==> flow/design.v <==
module Debounce_Switch
    (input i_Clk,
    input i_Switch,
    output o_Switch);
    parameter c_DEBOUNCE_LIMIT = 250000;         
    reg r_State = 1'b0;
    reg [17:0] r_Count = 0;
    always @(posedge i_Clk) begin
        if ((i_Switch !== r_State) && (r_Count < c_DEBOUNCE_LIMIT))
            r_Count <= r_Count + 1;         
        else if (r_Count == c_DEBOUNCE_LIMIT)
            begin
               r_Count <= 0;
               r_State <= i_Switch; 
            end
        else
            r_Count <= 0;
    end
    assign o_Switch = r_State;
endmodule
module Binary_To_7Segment(
    input i_Clk,
    input [3:0] i_Binary_Num,
    output      o_Segment_A,
    output      o_Segment_B,
    output      o_Segment_C,
    output      o_Segment_D,
    output      o_Segment_E,
    output      o_Segment_F,
    output      o_Segment_G);
reg [6:0] r_Hex_Encoding = 7'h00;
always @(posedge i_Clk)
    begin
       case (i_Binary_Num)
        4'b0000 : r_Hex_Encoding <= 7'h7E;
        4'b0001 : r_Hex_Encoding <= 7'h30;
        4'b0010 : r_Hex_Encoding <= 7'h6D;
        4'b0011 : r_Hex_Encoding <= 7'h79;
        4'b0100 : r_Hex_Encoding <= 7'h33;
        4'b0101 : r_Hex_Encoding <= 7'h5B;
        4'b0110 : r_Hex_Encoding <= 7'h5F;
        4'b0111 : r_Hex_Encoding <= 7'h70;
        4'b1000 : r_Hex_Encoding <= 7'h7F;
        4'b1001 : r_Hex_Encoding <= 7'h7B;
        4'b1010 : r_Hex_Encoding <= 7'h77;
        4'b1011 : r_Hex_Encoding <= 7'h1F;
        4'b1100 : r_Hex_Encoding <= 7'h4E;
        4'b1101 : r_Hex_Encoding <= 7'h3D;
        4'b1110 : r_Hex_Encoding <= 7'h4F;
        4'b1111 : r_Hex_Encoding <= 7'h47;
       endcase        
    end
assign o_Segment_A = r_Hex_Encoding[6];
assign o_Segment_B = r_Hex_Encoding[5];
assign o_Segment_C = r_Hex_Encoding[4];
assign o_Segment_D = r_Hex_Encoding[3];
assign o_Segment_E = r_Hex_Encoding[2];
assign o_Segment_F = r_Hex_Encoding[1];
assign o_Segment_G = r_Hex_Encoding[0];
endmodule
module VGASyncPorch
  #(
    parameter WIDTH = 800,   
    parameter HEIGHT = 525,
    parameter WIDTH_ACTIVE = 640,
    parameter HEIGHT_ACTIVE = 480,
    parameter FRONT_PORCH_X = 18,
    parameter BACK_PORCH_X = 50,
    parameter FRONT_PORCH_Y = 10,
    parameter BACK_PORCH_Y = 33
  )  
  (
    input [2:0] i_red,
    input [2:0] i_green,
    input [2:0] i_blue,
    input i_active,
    input i_hsync,
    input i_vsync,
    input [10:0] i_x,
    input [10:0] i_y,
    output [2:0] o_red,
    output [2:0] o_green,
    output [2:0] o_blue,
    output reg o_hsync,
    output reg o_vsync
  );
  always @*
    begin
 		  o_hsync = (i_x < (WIDTH_ACTIVE + FRONT_PORCH_X)) || (i_x >= (WIDTH - BACK_PORCH_X));
  		o_vsync = (i_y < (HEIGHT_ACTIVE + FRONT_PORCH_Y)) | (i_y >= (HEIGHT - BACK_PORCH_Y));
    end
  assign o_red[2:0] = i_active ? i_red[2:0] : 0;
  assign o_green[2:0] = i_active ? i_green[2:0] : 0;
  assign o_blue[2:0] = i_active ? i_blue[2:0] : 0;
endmodule
module VGASyncPulseGenerator
  #(
    parameter WIDTH = 800,   
    parameter HEIGHT = 525,
    parameter WIDTH_ACTIVE = 640,
    parameter HEIGHT_ACTIVE = 480
  )
  (
    input i_clk,
    output o_hsync,
    output o_vsync,
    output [10:0] o_x,
    output [10:0] o_y,
    output o_active
  );
  reg [10:0] r_counter_x;
  reg [10:0] r_counter_y;
  always @(posedge i_clk)
    begin
      if (r_counter_x < (WIDTH-1))
        begin
          r_counter_x <= r_counter_x + 1;
        end
      else
        begin
          r_counter_x <= 0;
          if (r_counter_y < (HEIGHT-1))
            begin
              r_counter_y <= r_counter_y + 1;
            end
          else
            begin
              r_counter_y <= 0;
            end           
        end
    end
  assign o_hsync = (r_counter_x < WIDTH_ACTIVE);
  assign o_vsync = (r_counter_y < HEIGHT_ACTIVE);
  assign o_x = r_counter_x;
  assign o_y = r_counter_y;
  assign o_active = (r_counter_x < WIDTH_ACTIVE) && (r_counter_y < HEIGHT_ACTIVE);
endmodule
module VGATestPatternGenerator(
  input [2:0] i_pattern,
  input [10:0] i_x,
  input [10:0] i_y,
  output [2:0] o_red,
  output [2:0] o_green,
  output [2:0] o_blue
);
  localparam NUM_PATTERNS = 8;
  wire [2:0] pattern_red [NUM_PATTERNS-1:0];
  wire [2:0] pattern_green [NUM_PATTERNS-1:0];
  wire [2:0] pattern_blue [NUM_PATTERNS-1:0];
  assign pattern_red[0][2:0] = 0;
  assign pattern_green[0][2:0] = 0;
  assign pattern_blue[0][2:0] = 0;
  assign pattern_red[1][2:0] = 3'b111;
  assign pattern_green[1][2:0] = 0;
  assign pattern_blue[1][2:0] = 0;
  assign pattern_red[2][2:0] = 0;
  assign pattern_green[2][2:0] = 3'b111;
  assign pattern_blue[2][2:0] = 0;
  assign pattern_red[3][2:0] = 0;
  assign pattern_green[3][2:0] = 0;
  assign pattern_blue[3][2:0] = 3'b111;
  wire [2:0] pattern_checkerboard;
  assign pattern_checkerboard[2:0] = (i_x[4] ^ i_y[4]) ? 3'b111 : 0;
  assign pattern_red[4][2:0] = pattern_checkerboard;
  assign pattern_green[4][2:0] = pattern_checkerboard;
  assign pattern_blue[4][2:0] = pattern_checkerboard;
  assign pattern_red[5][2:0] = (i_x[4]) ? 3'b111 : 0;
  assign pattern_green[5][2:0] = (i_x[5]) ? 3'b111 : 0;
  assign pattern_blue[5][2:0] = (i_x[6]) ? 3'b111 : 0;
  assign pattern_red[6][2:0] = (i_y[4]) ? 3'b111 : 0;
  assign pattern_green[6][2:0] = (i_y[5]) ? 3'b111 : 0;
  assign pattern_blue[6][2:0] = (i_y[6]) ? 3'b111 : 0;
  assign pattern_red[7][2:0] = 3'b111;
  assign pattern_green[7][2:0] = 3'b111;
  assign pattern_blue[7][2:0] = 3'b111;
  wire [2:0] w_pattern;
  assign w_pattern = (i_pattern < NUM_PATTERNS) ? i_pattern : 0;
  assign o_red[2:0] = pattern_red[w_pattern][2:0];
  assign o_green[2:0] = pattern_green[w_pattern][2:0];
  assign o_blue[2:0] = pattern_blue[w_pattern][2:0];  
endmodule
module vga_output_top(
    input i_Clk,                 
    input i_Switch_1,
    output o_Segment2_A,
    output o_Segment2_B,
    output o_Segment2_C,
    output o_Segment2_D,
    output o_Segment2_E,
    output o_Segment2_F,
    output o_Segment2_G,
    output o_VGA_HSync,
    output o_VGA_VSync,
    output o_VGA_Red_0,
    output o_VGA_Red_1,
    output o_VGA_Red_2,
    output o_VGA_Grn_0,
    output o_VGA_Grn_1,
    output o_VGA_Grn_2,
    output o_VGA_Blu_0,
    output o_VGA_Blu_1,
    output o_VGA_Blu_2
);
    wire w_Switch_1;
    Debounce_Switch debounce_switch(
        .i_Clk(i_Clk),
        .i_Switch(i_Switch_1),
        .o_Switch(w_Switch_1)
    );
    reg r_last_switch_1;
    reg [3:0] r_test_pattern;
    localparam NUM_TEST_PATTERNS = 8;
    always @(posedge i_Clk) 
    begin
        if (w_Switch_1 && !r_last_switch_1) 
        begin
            if (r_test_pattern < (NUM_TEST_PATTERNS-1))
            begin
                r_test_pattern <= r_test_pattern + 1;
            end
            else
            begin
                r_test_pattern <= 0;
            end
        end
        r_last_switch_1 <= w_Switch_1;
    end
    wire w_Segment_A;
    wire w_Segment_B;
    wire w_Segment_C;
    wire w_Segment_D;
    wire w_Segment_E;
    wire w_Segment_F;
    wire w_Segment_G;
    Binary_To_7Segment Inst(
        .i_Clk(i_Clk),
        .i_Binary_Num(r_test_pattern),
        .o_Segment_A(w_Segment_A),
        .o_Segment_B(w_Segment_B),
        .o_Segment_C(w_Segment_C),
        .o_Segment_D(w_Segment_D),
        .o_Segment_E(w_Segment_E),
        .o_Segment_F(w_Segment_F),
        .o_Segment_G(w_Segment_G)
    );
    assign o_Segment2_A = ~w_Segment_A;
    assign o_Segment2_B = ~w_Segment_B;
    assign o_Segment2_C = ~w_Segment_C;
    assign o_Segment2_D = ~w_Segment_D;
    assign o_Segment2_E = ~w_Segment_E;
    assign o_Segment2_F = ~w_Segment_F;
    assign o_Segment2_G = ~w_Segment_G;
    wire w_hsync;
    wire w_vsync;
    wire [10:0] w_x;
    wire [10:0] w_y;
    wire w_active;
    wire [2:0] w_red;
    wire [2:0] w_green;
    wire [2:0] w_blue;
    wire [2:0] w_output_red;
    wire [2:0] w_output_green;
    wire [2:0] w_output_blue;
    wire w_output_hsync;
    wire w_output_vsync;
    VGASyncPulseGenerator uut_syncpulse(
        .i_clk(i_Clk),
        .o_hsync(w_hsync),
        .o_vsync(w_vsync),
        .o_x(w_x),
        .o_y(w_y),
        .o_active(w_active)
    );
    VGATestPatternGenerator uut_testpattern(
        .i_pattern(r_test_pattern),
        .i_x(w_x),
        .i_y(w_y),
        .o_red(w_red),
        .o_green(w_green),
        .o_blue(w_blue)
    );
    VGASyncPorch uut_syncporch(
        .i_red(w_red),
        .i_green(w_green),
        .i_blue(w_blue),
        .i_active(w_active),
        .i_hsync(w_hsync),
        .i_vsync(w_vsync),
        .i_x(w_x),
        .i_y(w_y),
        .o_red(w_output_red),
        .o_green(w_output_green),
        .o_blue(w_output_blue),
        .o_hsync(w_output_hsync),
        .o_vsync(w_output_vsync)
    );
    assign o_VGA_HSync = w_output_hsync;
    assign o_VGA_VSync = w_output_vsync;
    assign o_VGA_Red_0 = w_output_red[0];
    assign o_VGA_Red_1 = w_output_red[1];
    assign o_VGA_Red_2 = w_output_red[2];
    assign o_VGA_Grn_0 = w_output_green[0];
    assign o_VGA_Grn_1 = w_output_green[1];
    assign o_VGA_Grn_2 = w_output_green[2];
    assign o_VGA_Blu_0 = w_output_blue[0];
    assign o_VGA_Blu_1 = w_output_blue[1];
    assign o_VGA_Blu_2 = w_output_blue[2];
endmodule
== Reports on vga_output_top ==
What the tools print for vga_output_top, step after step.
Line numbers count from 1 in the design file above.
Operators carry their Yosys type and port widths (W data, S select, Z words).
Cell names lack the library's common part.
A cell with n/a has no value.

* Top: vga_output_top
* Clock: i_Clk
* Library: sky130hd
* Timing corner: tt_025C_1v80

== Word level ==
Yosys after proc, flatten, opt, wreduce and memory -nomap, before mapping. Enables and synchronous resets that opt folds into registers are not counted as muxes. Memory bits, and registers merged into a memory's read port (data or address), are not among the register bits. Print and check cells are not counted. Equal cells are merged and count once.
Yosys's memory passes give these memory sizes; they may raise the number of words (mostly to a power of two), join words into wider ones and drop unused or constant bits.

* Bits in registers: 46
* Bits in read-only memories: 112
* Clocked read ports x word width: 7
* Memory cells: 1
* Input bits: 2

{| class="wikitable"
|+ Memories
! name !! depth !! width !! read ports !! wr ports !! RTL line !! text
|-
| (no name shown) || 16 || 7 || 1 || 0 || 34 || <nowiki>case (i_Binary_Num)</nowiki>
|}

* Add/sub/neg operators: 4
* Order comparisons: 11
* Eq/ne operators: 9
* Multiplexer cells: 14
* Bitwise logic cells: 10
* Reduce/logical cells: 13

{| class="wikitable"
|+ Operators by type and width
! kind !! count
|-
| $pmux W3 S5 || 3
|-
| $lt A11 B10 Y1 const B || 4
|-
| $mux W3 || 11
|-
| $add A11 B1 Y11 const B || 2
|-
| $lt A11 B9 Y1 const B || 2
|-
| $add A18 B1 Y18 const B || 1
|-
| $lt A18 B18 Y1 const B || 1
|-
| $eq A18 B18 Y1 const B || 1
|-
| $eq A3 B3 Y1 const B || 4
|-
| $ge A11 B10 Y1 const B || 1
|-
| $ge A11 B9 Y1 const B || 1
|-
| $reduce_or A3 Y1 || 3
|-
| $not A1 Y1 || 8
|-
| $reduce_or A2 Y1 || 3
|-
| $eq A3 B2 Y1 const B || 2
|-
| $lt A3 B4 Y1 const B || 1
|-
| $add A4 B1 Y4 const B || 1
|-
| $lt A4 B3 Y1 const B || 1
|-
| $logic_and A1 B1 Y1 || 3
|-
| $eq A3 B1 Y1 const B || 1
|-
| $logic_not A3 Y1 || 1
|-
| $reduce_and A2 Y1 || 1
|-
| $nex A1 B1 Y1 || 1
|-
| $or A1 B1 Y1 || 1
|-
| $xor A1 B1 Y1 || 1
|-
| $logic_or A1 B1 Y1 || 1
|-
| $logic_not A1 Y1 || 1
|}

== Depth ==
Yosys ltp: most cells in a row. Word level: on the elaborated netlist, between registers, memories and ports. Mapped: between sequential cells and ports; inverters and the memories' decode and read muxes count.

* Word-level depth: 6
* ABC_AREA: 0
* Depth in mapped cells: 7
* Mapped depth without buffers: 6

== Mapped cells and area ==
Yosys stat after the flow's synthesis: flattened, memories mapped to cells. It holds for the ABC_AREA given above (unset counts as 0); a run with the other value may have another netlist.
Totals and module areas in this step are rounded.

{| class="wikitable"
|+ Cells by type
! type !! count !! area in all (um2)
|-
| dfxtp_1 || 37 || 740.71
|-
| edfxtp_1 || 16 || 480.461
|-
| nor2_1 || 49 || 183.926
|-
| xnor2_1 || 20 || 175.168
|-
| ha_1 || 13 || 162.656
|-
| xor2_1 || 13 || 113.859
|-
| nand4_1 || 12 || 75.072
|-
| nand2_1 || 18 || 67.565
|-
| inv_1 || 17 || 63.811
|-
| nand3_1 || 12 || 60.058
|-
| nor3_1 || 11 || 55.053
|-
| buf_4 || 6 || 45.043
|-
| a21oi_1 || 8 || 40.038
|-
| o21ai_0 || 8 || 40.038
|-
| and3_1 || 5 || 31.28
|-
| buf_2 || 6 || 30.029
|-
| and4_1 || 3 || 26.275
|-
| nor4_1 || 4 || 25.024
|}

Other cell types: 29; their cells: 41.

* Cells in the netlist: 299
* Mapped area: 2750 um2
* Area of sequential cells: 1220 um2
* Flip-flop cells: 53

By module: a second synthesis without flattening, with its own total; a netlist apart from the flattened one above.

* Cells (unflattened synthesis): 311
* Area total of the unflattened synthesis: 2910 um2

Rows give one instance, submodules left out.

{| class="wikitable"
|+ By module
! module !! times used !! cells !! area (um2) !! sequential area (um2)
|-
| VGASyncPulseGenerator || 1 || 103 || 1060 || 551
|-
| Debounce_Switch || 1 || 102 || 887 || 390
|-
| Binary_To_7Segment || 1 || 40 || 430 || 140
|-
| vga_output_top || 1 || 21 || 231 || 140
|-
| VGATestPatternGenerator || 1 || 24 || 175 || 0.0
|-
| VGASyncPorch || 1 || 21 || 128 || 0.0
|}

== Path before layout ==
Path of least setup slack by OpenSTA after synthesis, without wires, with an ideal clock, recovery checks aside; 20% of the period is set as input and as output delay. Where synthesis merged equal registers, the netlist keeps one of their names.

* Path type: reg-to-output
* Start: register r_test_pattern[1]
* End: output o_VGA_Red_1
* Period: 2.05 ns
* External output delay: 0.410 ns
* Arrival time: 1.640 ns
* Data required time: 1.640 ns
* Slack: 0.000 ns
* Delay of the path: 1.640 ns
* Stages: 7
* Path buffers: 1
* Synthesis period reached: 2.05 ns

"delay of the path" = arrival - input delay + setup time.
At an output port there is no setup time.
"stages": output pins that drive a net of the path, with the launching flip-flop's if there is one; two outputs of one cell count as two.
"synthesis period reached" = period - worst setup slack (recovery checks aside). The figure is calculated, with input and output delays left at 20% of the set period.
Between the ends stands the longest chain of elaborated cells between them, by number of cells; it is not shown to be the way that was timed. Of several equally long chains one is given.
Each line given opens the expression or statement behind the cell; cells for indexed reads and writes are added by Yosys, which also makes memories of some case tables.

* Cell sequence: edfxtp_1 > inv_1 > ha_1 > and3_1 > o21ai_0 > a31oi_1 > buf_4
* Cells in the longest elaborated chain: 6
* Elaborated cells between the ends (all ways): 14
* Classes of those cells: 1 x compare; 7 x eq/ne; 3 x mux; 3 x reduce/logical

{| class="wikitable"
|+ RTL lines, path after synthesis
! item !! RTL line !! text
|-
| from (decl) || 211 || <nowiki>reg [3:0] r_test_pattern;</nowiki>
|-
| from (assign) || 219 || <nowiki>r_test_pattern <= r_test_pattern + 1;</nowiki>
|-
| from (assign) || 223 || <nowiki>r_test_pattern <= 0;</nowiki>
|-
| $lt A3 B4 Y1 || 177 || <nowiki>assign w_pattern = (i_pattern < NUM_PATTERNS) ? i_pattern : 0;</nowiki>
|-
| $mux W3 || 177 ||
|-
| $eq A3 B1 Y1 || 178 || <nowiki>assign o_red[2:0] = pattern_red[w_pattern][2:0];</nowiki>
|-
| $reduce_or A2 Y1 || n/a ||
|-
| $pmux W3 S5 || 178 ||
|-
| $mux W3 || 92 || <nowiki>assign o_red[2:0] = i_active ? i_red[2:0] : 0;</nowiki>
|-
| to (decl) || 195 || <nowiki>output o_VGA_Red_1,</nowiki>
|}

Nets of the timed path that keep an RTL name, with a line that drives or declares them; the list need not be complete.

{| class="wikitable"
|+ Nets with RTL names, path after synthesis
! net !! RTL line
|-
| o_VGA_Red_0 || 92
|}

== Worst path after layout ==
From the final timing report of run 1: the path of least setup slack in the routed layout; clock arrival at registers is part of the times.

* Path type: reg-to-output
* Start: register r_test_pattern[0]
* End: output o_VGA_Grn_0
* Period: 2.57 ns
* External output delay: 0.51 ns
* Arrival time: 2.03 ns
* Data required time: 2.06 ns
* Slack: 0.02 ns
* Stages: 7
* Path buffers: 2

Between the ends stands the longest chain of elaborated cells between them, by number of cells; it is not shown to be the way that was timed. Of several equally long chains one is given.

* Cell sequence: edfxtp_1 > buf_4 > ha_4 > a211o_1 > o31ai_2 > a21oi_2 > dlygate4sd2_1
* Cells in the longest elaborated chain: 6
* Elaborated cells between the ends (all ways): 14
* Classes of those cells: 1 x compare; 7 x eq/ne; 3 x mux; 3 x reduce/logical

{| class="wikitable"
|+ RTL lines, path post-layout
! item !! RTL line !! text
|-
| from (decl) || 211 || <nowiki>reg [3:0] r_test_pattern;</nowiki>
|-
| from (assign) || 219 || <nowiki>r_test_pattern <= r_test_pattern + 1;</nowiki>
|-
| from (assign) || 223 || <nowiki>r_test_pattern <= 0;</nowiki>
|-
| $lt A3 B4 Y1 || 177 || <nowiki>assign w_pattern = (i_pattern < NUM_PATTERNS) ? i_pattern : 0;</nowiki>
|-
| $mux W3 || 177 ||
|-
| $eq A3 B2 Y1 || 179 || <nowiki>assign o_green[2:0] = pattern_green[w_pattern][2:0];</nowiki>
|-
| $reduce_or A2 Y1 || n/a ||
|-
| $pmux W3 S5 || 179 ||
|-
| $mux W3 || 93 || <nowiki>assign o_green[2:0] = i_active ? i_green[2:0] : 0;</nowiki>
|-
| to (decl) || 197 || <nowiki>output o_VGA_Grn_0,</nowiki>
|}

Hand-over note for vga_output_top

vga_output_top through Yosys and OpenROAD on sky130hd: 2 stored runs, unordered, with their settings and measured results. The constraints put input and output delay at 20% of the set period each and load the outputs with 0.01 pF.
By "achieved period" is meant the clock period of the run minus its worst setup slack. This is arithmetic on one report: input and output delays are still those of the set period (20% each).
"time on the worst setup path" is the time allowed to the run's worst setup path (the clock period less input and output delay, where it has them) less its slack. Clock arrival times count: a late capture clock shortens it, a late launch clock lengthens it.
"total design power" is the tool's figure for a default switching activity; nothing was simulated.
The measured numbers are rounded.

=== Run 1 ===
{| class="wikitable"
! Setting !! Value
|-
| period_ns || 2.57
|-
| CORE_UTILIZATION || 70
|-
| CAP_MARGIN || 20
|-
| CORE_MARGIN || 2
|-
| SLEW_MARGIN || 20
|-
! Result !! Value
|-
| Time on the worst setup path || 2.03 ns
|-
| Kind of the worst setup path || reg-to-output
|-
| Netlist area reported by Yosys || 2750 um2
|-
| Final setup TNS || 0.000 ns
|-
| Total design power || 1560 µW
|-
| Setup slack of the critical path || 0.024 ns
|-
| Achieved period || 2.546 ns
|-
| Utilization of the finished layout || 0.854
|-
| Die outline area || 4450 um2
|-
| Standard-cell area after layout || 3170 um2
|-
| Worst hold slack || 0.424 ns
|}

=== Run 2 ===
{| class="wikitable"
! Setting !! Value
|-
| period_ns || 4.09
|-
| CORE_UTILIZATION || 33
|-
| SETUP_SLACK_MARGIN || -0.13
|-
| PLACE_DENSITY || 0.82
|-
| CORE_MARGIN || 3
|-
| CELL_PAD_IN_SITES_GLOBAL_PLACEMENT || 3
|-
| TNS_END_PERCENT || 35
|-
| ABC_AREA || 1
|-
| GPL_ROUTABILITY_DRIVEN || 1
|-
| CTS_CLUSTER_SIZE || 47
|-
| MAX_ROUTING_LAYER || met5
|-
| CAP_MARGIN || 20
|-
| SLEW_MARGIN || 20
|-
! Result !! Value
|-
| Utilization of the finished layout || 0.386
|-
| Worst hold slack || 0.427 ns
|-
| Achieved period || 3.327 ns
|-
| Setup slack of the critical path || 0.763 ns
|-
| Total design power || 907 µW
|-
| Final setup TNS || 0.000 ns
|-
| Die outline area || 9940 um2
|-
| Time on the worst setup path || 2.51 ns
|-
| Kind of the worst setup path || reg-to-output
|-
| Standard-cell area after layout || 3230 um2
|-
| Netlist area reported by Yosys || 2900 um2
|}

End of note.
