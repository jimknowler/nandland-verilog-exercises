==> flow/design.v <==
module Binary_To_7Segment(
    input i_Clk,
    input [3:0] i_Binary_Num,
    output      o_Segment_A,
    output      o_Segment_B,
    output      o_Segment_C,
    output      o_Segment_D,
    output      o_Segment_E,
    output      o_Segment_F,
    output      o_Segment_G);
reg [6:0] r_Hex_Encoding = 7'h00;
always @(posedge i_Clk)
    begin
       case (i_Binary_Num)
        4'b0000 : r_Hex_Encoding <= 7'h7E;
        4'b0001 : r_Hex_Encoding <= 7'h30;
        4'b0010 : r_Hex_Encoding <= 7'h6D;
        4'b0011 : r_Hex_Encoding <= 7'h79;
        4'b0100 : r_Hex_Encoding <= 7'h33;
        4'b0101 : r_Hex_Encoding <= 7'h5B;
        4'b0110 : r_Hex_Encoding <= 7'h5F;
        4'b0111 : r_Hex_Encoding <= 7'h70;
        4'b1000 : r_Hex_Encoding <= 7'h7F;
        4'b1001 : r_Hex_Encoding <= 7'h7B;
        4'b1010 : r_Hex_Encoding <= 7'h77;
        4'b1011 : r_Hex_Encoding <= 7'h1F;
        4'b1100 : r_Hex_Encoding <= 7'h4E;
        4'b1101 : r_Hex_Encoding <= 7'h3D;
        4'b1110 : r_Hex_Encoding <= 7'h4F;
        4'b1111 : r_Hex_Encoding <= 7'h47;
       endcase        
    end
assign o_Segment_A = r_Hex_Encoding[6];
assign o_Segment_B = r_Hex_Encoding[5];
assign o_Segment_C = r_Hex_Encoding[4];
assign o_Segment_D = r_Hex_Encoding[3];
assign o_Segment_E = r_Hex_Encoding[2];
assign o_Segment_F = r_Hex_Encoding[1];
assign o_Segment_G = r_Hex_Encoding[0];
endmodule
module uart_recv
#(
    parameter CLKS_PER_BIT = 217                
)
(
    input i_clk,						 
    input i_rx_serial,					 
    output o_rx_dv,						 
  output [7:0] o_rx_byte				 
);
  localparam STATE_IDLE = 0;			 
  localparam STATE_STARTBIT = 1;		 
  localparam STATE_DATABITS = 2;		 
  localparam STATE_STOPBIT = 3;			 
  localparam STATE_CLEANUP = 4;			 
  reg [2:0] r_state = STATE_IDLE;
  reg r_rx_dv;							 
  reg [7:0] r_rx_byte;					 
  reg [10:0] r_counter;					 
  reg [2:0] r_bit_index;				 
  always @(posedge i_clk)
    begin
      case (r_state)
        STATE_IDLE : begin
          r_rx_dv <= 0;
          if (i_rx_serial == 0) begin
            r_state <= STATE_STARTBIT;
            r_counter <= 0;
          end
        end
        STATE_STARTBIT : begin
          if (r_counter == CLKS_PER_BIT/2)
            begin
              r_counter <= 0;
              r_state <= STATE_DATABITS;
              r_bit_index <= 0;
            end
          else
            begin
                r_counter <= r_counter + 1;
            end
        end
        STATE_DATABITS : begin
          if (r_counter == CLKS_PER_BIT)
            begin
              r_counter <= 0;
              r_rx_byte[r_bit_index] = i_rx_serial;		 
              if (r_bit_index == 7)
                begin
                  r_state <= STATE_STOPBIT;
                end
              else
                begin
                  r_bit_index <= r_bit_index + 1;
                end
            end
          else
            begin
              r_counter <= r_counter + 1;
            end
        end
        STATE_STOPBIT : begin
          if (r_counter == CLKS_PER_BIT)
            begin
              r_rx_dv <= 1;
              r_state <= STATE_CLEANUP;          
            end
          else
            r_counter <= r_counter + 1;
        end
        STATE_CLEANUP : begin
          r_rx_dv <= 0;
          r_state <= STATE_IDLE;
        end
        default : begin
          r_state <= STATE_IDLE;
        end
      endcase
    end
  assign o_rx_dv = r_rx_dv;
  assign o_rx_byte[7:0] = r_rx_byte[7:0];
endmodule
module uart_loopback_top(
    input i_Clk,
    input i_UART_RX,
    output o_UART_TX,
    output o_Segment1_A,
    output o_Segment1_B,
    output o_Segment1_C,
    output o_Segment1_D,
    output o_Segment1_E,
    output o_Segment1_F,
    output o_Segment1_G,
    output o_Segment2_A,
    output o_Segment2_B,
    output o_Segment2_C,
    output o_Segment2_D,
    output o_Segment2_E,
    output o_Segment2_F,
    output o_Segment2_G,
    output o_LED_1,
    output o_LED_2,
    output o_LED_3,
    output o_LED_4,
    output io_PMOD_1
);
wire w_RX_DV;
wire [7:0] w_RX_Byte;
wire w_TX_Active;
wire w_TX_Serial;
wire w_TX_Done;
wire w_Segment1_A;
wire w_Segment1_B;
wire w_Segment1_C;
wire w_Segment1_D;
wire w_Segment1_E;
wire w_Segment1_F;
wire w_Segment1_G;
wire w_Segment2_A;
wire w_Segment2_B;
wire w_Segment2_C;
wire w_Segment2_D;
wire w_Segment2_E;
wire w_Segment2_F;
wire w_Segment2_G;
uart_recv uart_recv_inst(
    .i_clk(i_Clk),
    .i_rx_serial(i_UART_RX),
    .o_rx_dv(w_RX_DV),
    .o_rx_byte(w_RX_Byte)
);
uart_send uart_send_inst(
    .i_clk(i_Clk),
    .i_tx_dv(w_RX_DV),               
    .i_tx_byte(w_RX_Byte),           
    .o_tx_active(w_TX_Active),
    .o_tx_serial(w_TX_Serial),
    .o_tx_done(w_TX_Done)
);
assign o_UART_TX = w_TX_Active ? w_TX_Serial : 1'b1;
Binary_To_7Segment sevenSegUpper(
    .i_Clk(i_Clk),
    .i_Binary_Num(w_RX_Byte[7:4]),
    .o_Segment_A(w_Segment1_A),
    .o_Segment_B(w_Segment1_B),
    .o_Segment_C(w_Segment1_C),
    .o_Segment_D(w_Segment1_D),
    .o_Segment_E(w_Segment1_E),
    .o_Segment_F(w_Segment1_F),
    .o_Segment_G(w_Segment1_G)
);
assign o_Segment1_A = ~w_Segment1_A;
assign o_Segment1_B = ~w_Segment1_B;
assign o_Segment1_C = ~w_Segment1_C;
assign o_Segment1_D = ~w_Segment1_D;
assign o_Segment1_E = ~w_Segment1_E;
assign o_Segment1_F = ~w_Segment1_F;
assign o_Segment1_G = ~w_Segment1_G;
Binary_To_7Segment sevenSegLower(
    .i_Clk(i_Clk),
    .i_Binary_Num(w_RX_Byte[3:0]),
    .o_Segment_A(w_Segment2_A),
    .o_Segment_B(w_Segment2_B),
    .o_Segment_C(w_Segment2_C),
    .o_Segment_D(w_Segment2_D),
    .o_Segment_E(w_Segment2_E),
    .o_Segment_F(w_Segment2_F),
    .o_Segment_G(w_Segment2_G)
);
assign o_Segment2_A = ~w_Segment2_A;
assign o_Segment2_B = ~w_Segment2_B;
assign o_Segment2_C = ~w_Segment2_C;
assign o_Segment2_D = ~w_Segment2_D;
assign o_Segment2_E = ~w_Segment2_E;
assign o_Segment2_F = ~w_Segment2_F;
assign o_Segment2_G = ~w_Segment2_G;
assign o_LED_1 = w_TX_Active;
assign o_LED_2 = w_TX_Done;
assign o_LED_3 = w_TX_Serial;
assign io_PMOD_1 = i_UART_RX;
endmodule
module uart_send
  #(
    parameter CLKS_PER_BIT = 217
  )
  (
    input i_clk,				 
    input [7:0] i_tx_byte,		 
    input i_tx_dv,				 
    output o_tx_active,			 
    output o_tx_serial,			 
    output o_tx_done  			 
  );
  reg [7:0] r_tx_byte;			 
  reg r_tx_active;				 
  reg r_tx_done;
  reg r_tx_serial;
  reg [2:0] r_bit_index;
  reg [7:0] r_counter;
  localparam STATE_IDLE = 0;
  localparam STATE_STARTBIT = 1;
  localparam STATE_DATABITS = 2;
  localparam STATE_STOPBIT = 3;
  localparam STATE_CLEANUP = 4;
  reg [2:0] state;
  always @(posedge i_clk)
  	begin
      case (state)
        STATE_IDLE :
          begin
            r_tx_done <= 0;
            r_tx_active <= 0;
            r_tx_serial <= 1;
            if (i_tx_dv) 
              begin
                r_tx_byte[7:0] <= i_tx_byte[7:0];
                r_tx_active <= 1;
                r_counter <= 0;
                state <= STATE_STARTBIT;
              end
          end
        STATE_STARTBIT :
          begin
            r_tx_serial <= 0;
            if (r_counter == (CLKS_PER_BIT-1)) 
              begin
                r_bit_index <= 0;
                r_counter <= 0;
                state <= STATE_DATABITS;                
              end
            else
              begin
                r_counter <= r_counter + 1;
              end
          end
        STATE_DATABITS :
          begin
            r_tx_serial <= r_tx_byte[r_bit_index];
            if (r_counter == (CLKS_PER_BIT-1)) 
              begin
                r_counter <= 0;
                if (r_bit_index == 7)
                  begin
                    state <= STATE_STOPBIT;
                  end
                else
                  begin
                   	r_bit_index <= r_bit_index + 1;
                  end
              end
            else
              begin
                r_counter <= r_counter + 1;
              end
          end
        STATE_STOPBIT :
          begin
            r_tx_serial <= 1;
            if (r_counter == (CLKS_PER_BIT-1))
              begin
                r_tx_done <= 1;
                state <= STATE_CLEANUP;
              end
            else
              begin
                r_counter <= r_counter + 1;
              end
          end
        STATE_CLEANUP :
          begin
            r_tx_done <= 0;
            r_tx_active <= 0;
            state <= STATE_IDLE;
          end
        default :
          begin
            state <= STATE_IDLE;
          end
      endcase
    end  
  assign o_tx_active = r_tx_active;
  assign o_tx_done = r_tx_done;
  assign o_tx_serial = r_tx_serial;
endmodule
==> From RTL to reports: uart_loopback_top <==
The steps from the RTL of uart_loopback_top to its reports follow in flow order.
Line numbers count from 1 in the design file above.
{ "setup": {"top_module": "uart_loopback_top", "clock": "i_Clk", "cell_library": "sky130hd", "lib_corner": "tt_025C_1v80"} }

==> Word level <==
Yosys after proc, flatten, opt, wreduce and memory -nomap, before mapping. Print and check cells are not counted.
Yosys's memory passes give these memory sizes; they may raise the number of words (mostly to a power of two), join words into wider ones and drop unused or constant bits.
{ "classes": {"addsub": 5, "mul": 0, "div": 0, "n_cmp": 0, "eq_ne": 27, "n_shift": 3, "n_mux": 37, "n_logic": 17, "n_reduce_logical": 24} }
{ "op_table": {"columns": ["cell", "n"], "rows": [
  ["3-bit two-way mux", 16],
  ["11-bit parallel mux with 4-bit select", 1],
  ["11-bit two-way mux", 4],
  ["8-bit parallel mux with 3-bit select", 1],
  ["3-bit parallel mux with 4-bit select", 2],
  ["8-bit two-way mux", 3],
  ["2-bit by 1-bit != test with 1-bit output with constant B", 8],
  ["1-bit inverter", 14],
  ["2-bit != test with constant B", 6],
  ["3-bit by 2-bit equality test with 1-bit output with constant B", 4],
  ["3-bit equality test with constant B", 4],
  ["3-bit parallel mux with 2-bit select", 2],
  ["11-bit by 1-bit adder with 11-bit output with constant B", 1],
  ["11-bit by 7-bit equality test with 1-bit output with constant B", 1],
  ["11-bit by 8-bit equality test with 1-bit output with constant B", 1],
  ["2-bit nonzero test", 5],
  ["5-bit AND reduction", 2],
  ["1-bit by 4-bit variable shift with 8-bit output", 1],
  ["1-bit by 4-bit variable shift with 8-bit output with constant A", 1],
  ["2-bit AND reduction", 4],
  ["2-bit OR reduction", 4],
  ["4-bit AND reduction", 2],
  ["4-bit nonzero test", 2],
  ["8-bit by 1-bit adder with 8-bit output with constant B", 1],
  ["8-bit by 3-bit indexed select with 1-bit output", 1],
  ["8-bit equality test with constant B", 1],
  ["8-bit AND", 1],
  ["8-bit bitwise OR", 1]
]} }
Not listed: further kinds 10, cells in them 19.
{ "bits": {"register_bits": 51, "latchBits": 0, "ramBits": 0, "mem_bits_ro": 224, "clocked_rd_ports_x_width": 14, "n_memories": 2, "inputBits": 2, "output_inout_bits": 20, "word_cells": 127} }
{ "memory_table": {"columns": ["name", "words", "word_bits", "read_ports", "wr", "line", "text"], "rows": [
  ["(no name shown)", 16, 7, 1, 0, 14, "case (i_Binary_Num)"],
  ["(no name shown)", 16, 7, 1, 0, 14, null]
]} }

==> Longest topological paths <==
Longest topological path by Yosys (ltp), each cell counted once; first at word level (registers and memories cut), then after technology mapping (sequential cells cut; the memories' decode and read muxes count).
{ "logic_depth": {"depth_word": 5, "ABC_AREA": 1, "ltp_mapped": 9, "depth_no_buf": 9} }

==> After synthesis <==
Source: synth_stat.txt of the flow (Yosys; design flattened, memories mapped). It holds for the ABC_AREA given above (unset counts as 0); a run with the other value may have another netlist.
The area totals of this step are shown rounded.
{ "mapped": {"mapped_cells": 444, "yosys_area_um2": 3750, "seq_area_um2": 1810, "flip_flops": 65, "buffers": 7} }
{ "by_type": {"columns": ["cell_type", "n", "type_area_um2"], "rows": [
  ["sky130_fd_sc_hd__edfxtp_1", 51, 1.53E+03],
  ["sky130_fd_sc_hd__nand2_1", 86, 322.81],
  ["sky130_fd_sc_hd__ha_1", 25, 312.8],
  ["sky130_fd_sc_hd__dfxtp_1", 14, 280.269],
  ["sky130_fd_sc_hd__inv_1", 72, 270.259],
  ["sky130_fd_sc_hd__nand3_1", 43, 215.206],
  ["sky130_fd_sc_hd__nor2_1", 47, 176.419],
  ["sky130_fd_sc_hd__o21ai_0", 23, 115.11],
  ["sky130_fd_sc_hd__nand4_1", 9, 56.304],
  ["sky130_fd_sc_hd__a21oi_1", 11, 55.053],
  ["sky130_fd_sc_hd__inv_2", 11, 41.29],
  ["sky130_fd_sc_hd__nor3_2", 4, 40.038],
  ["sky130_fd_sc_hd__o21ai_1", 8, 40.038],
  ["sky130_fd_sc_hd__o211ai_1", 5, 37.536],
  ["sky130_fd_sc_hd__xor2_1", 4, 35.034],
  ["sky130_fd_sc_hd__buf_4", 4, 30.029],
  ["sky130_fd_sc_hd__o21bai_1", 4, 30.029],
  ["sky130_fd_sc_hd__nand3_2", 2, 20.019]
]} }
Not listed: further types 15, cells in them 21.

==> Worst setup path after synthesis <==
Source: OpenSTA report_checks on the synthesized netlist (no wires, ideal clock, input and output delay 20% of the period each), path of least setup slack; recovery checks are left aside. Register names are those of the netlist, which keeps one name where synthesis merged equal registers.
{ "synth_path": {"path_kind": "flip-flop to flip-flop", "startpoint": "register uart_recv_inst.r_counter[0]", "endpoint": "register uart_recv_inst.r_rx_byte[0]", "period_ns": 3.5, "setup_ns": 0.370, "launch_ns": 0.000, "arrival_time_ns": 1.401, "required_ns": 3.130, "path_slack_ns": 1.729, "delay_ns": 1.771, "path_stages": 7, "n_path_buf": 1, "synth_period_reached_ns": 1.771} }
"delay_ns" is the arrival time less input delay plus setup time.
"path_stages": output pins that drive a net of the path, with the launching flip-flop's if there is one; two outputs of one cell count as two.
"synth_period_reached_ns" is the clock period less the worst setup slack; recovery checks do not enter. This is arithmetic on one report: input and output delays are still those of the set period (20% each).
Between the ends stands the longest chain of elaborated cells between them, by number of cells; it is not shown to be the way that was timed. Of several equally long chains one is given.
A line is the first line of the expression or statement that the cell stems from. Yosys adds cells for indexed reads and writes and turns some case tables into memories.
A register here has more assigning lines than the two given.
{ "synth_between": {"path_cell_list": "sky130_fd_sc_hd__edfxtp_1 -> sky130_fd_sc_hd__ha_1 -> sky130_fd_sc_hd__nand3_1 -> sky130_fd_sc_hd__nor2_1 -> sky130_fd_sc_hd__nand2_1 -> sky130_fd_sc_hd__buf_2 -> sky130_fd_sc_hd__nor2_1", "elab_chain_cells": 2, "cone_cells": 2, "classes_between": "eq/ne: 1; reduce/logical: 1"} }
{ "synth_rtl": {"columns": ["element", "line", "text"], "rows": [
  ["from (decl)", 59, "reg [10:0] r_counter;"],
  ["from (assign)", 80, "r_counter <= r_counter + 1;"],
  ["from (assign)", 99, "r_counter <= r_counter + 1;"],
  ["11-bit by 8-bit equality test with 1-bit output", 84, "if (r_counter == CLKS_PER_BIT)"],
  ["2-bit AND reduction", null, null],
  ["to (assign)", 87, "r_rx_byte[r_bit_index] = i_rx_serial;"],
  ["to (decl)", 58, "reg [7:0] r_rx_byte;"]
]} }

==> Timing after layout <==
From the final timing report of record 1: the path of least setup slack in the routed layout; clock arrival at registers is part of the times.
{ "layout_path": {"path_kind": "flip-flop to flip-flop", "startpoint": "register uart_recv_inst.r_state[2]", "endpoint": "register uart_recv_inst.r_counter[9]", "period_ns": 2.6, "setup_ns": 0.30, "launch_ns": 0.33, "arrival_time_ns": 2.22, "required_ns": 2.63, "path_slack_ns": 0.41, "path_stages": 5, "n_path_buf": 0} }
Between the ends stands the longest chain of elaborated cells between them, by number of cells; it is not shown to be the way that was timed. Of several equally long chains one is given.
A register here has more assigning lines than the two given.
The path ends at the enable pin of a flip-flop; only ways to that pin are counted.
{ "layout_between": {"path_cell_list": "sky130_fd_sc_hd__edfxtp_1 -> sky130_fd_sc_hd__nor3_2 -> sky130_fd_sc_hd__inv_1 -> sky130_fd_sc_hd__o211ai_1 -> sky130_fd_sc_hd__inv_1", "elab_chain_cells": 3, "cone_cells": 8, "cone_lines": 1, "classes_between": "eq/ne: 5; reduce/logical: 3"} }
{ "layout_rtl": {"columns": ["element", "line", "text"], "rows": [
  ["from (decl)", 56, "reg [2:0] r_state = STATE_IDLE;"],
  ["from (assign)", 67, "r_state <= STATE_STARTBIT;"],
  ["from (assign)", 75, "r_state <= STATE_DATABITS;"],
  ["3-bit by 2-bit equality test with 1-bit output", 63, "case (r_state)"],
  ["2-bit != test", null, null],
  ["3-bit AND reduction", null, null],
  ["to (assign)", 80, "r_counter <= r_counter + 1;"],
  ["to (assign)", 99, "r_counter <= r_counter + 1;"],
  ["to (decl)", 59, "reg [10:0] r_counter;"]
]} }

==> results <==
Record of 2 stored runs of the RTL-to-layout flow on uart_loopback_top, platform sky130hd. The runs are unordered. Constraints: input delay and output delay 20% of the set period each, output load 0.01 pF.
"reached clock period" = clock period - worst setup slack. The figure is calculated, with input and output delays left at 20% of the set period.
"worst setup path time" = time allowed to the worst setup path (clock period - input delay - output delay, where it has them) - its slack; a late launch clock adds to it, a late capture clock takes from it.
By "total power after layout" is meant OpenSTA's value without simulated activity: inputs other than the clock are taken to toggle once in ten clock periods, and the tool carries that through the logic.
The results are shown rounded.

==> record 1: settings <==
{ "period_ns": 2.6, "CORE_UTILIZATION": 35, "SETUP_SLACK_MARGIN": 0.07, "PLACE_DENSITY_LB_ADDON": 0.19, "HOLD_SLACK_MARGIN": -0.06, "TNS_END_PERCENT": 30, "ABC_AREA": 1, "GPL_TIMING_DRIVEN": 1, "GPL_ROUTABILITY_DRIVEN": 1, "CAP_MARGIN": 30, "MIN_ROUTING_LAYER": "met2", "CORE_MARGIN": 2, "SLEW_MARGIN": 20 }
==> record 1: results <==
setup slack of the critical path: 0.410 ns
post-route setup TNS: 0.000 ns
area inside the die boundary: 11600 um2
area of the synthesized netlist: 3750 um2
worst setup path time: 2.19 ns
critical path kind: flip-flop to flip-flop
final utilization: 41.8%
worst hold slack in the final report: 0.572 ns
total power after layout: 4.34 mW
standard-cell area after layout: 4330 um2
reached clock period: 2.190 ns

==> record 2: settings <==
{ "period_ns": 4.02, "CORE_UTILIZATION": 63, "SETUP_SLACK_MARGIN": 0.77, "PLACE_DENSITY_LB_ADDON": 0.23, "CELL_PAD_IN_SITES_DETAIL_PLACEMENT": 2, "ABC_AREA": 0, "CTS_CLUSTER_SIZE": 28, "SLEW_MARGIN": 20, "MAX_ROUTING_LAYER": "met5", "CAP_MARGIN": 20, "CORE_MARGIN": 2 }
==> record 2: results <==
no results, placement failed with DPL-0033
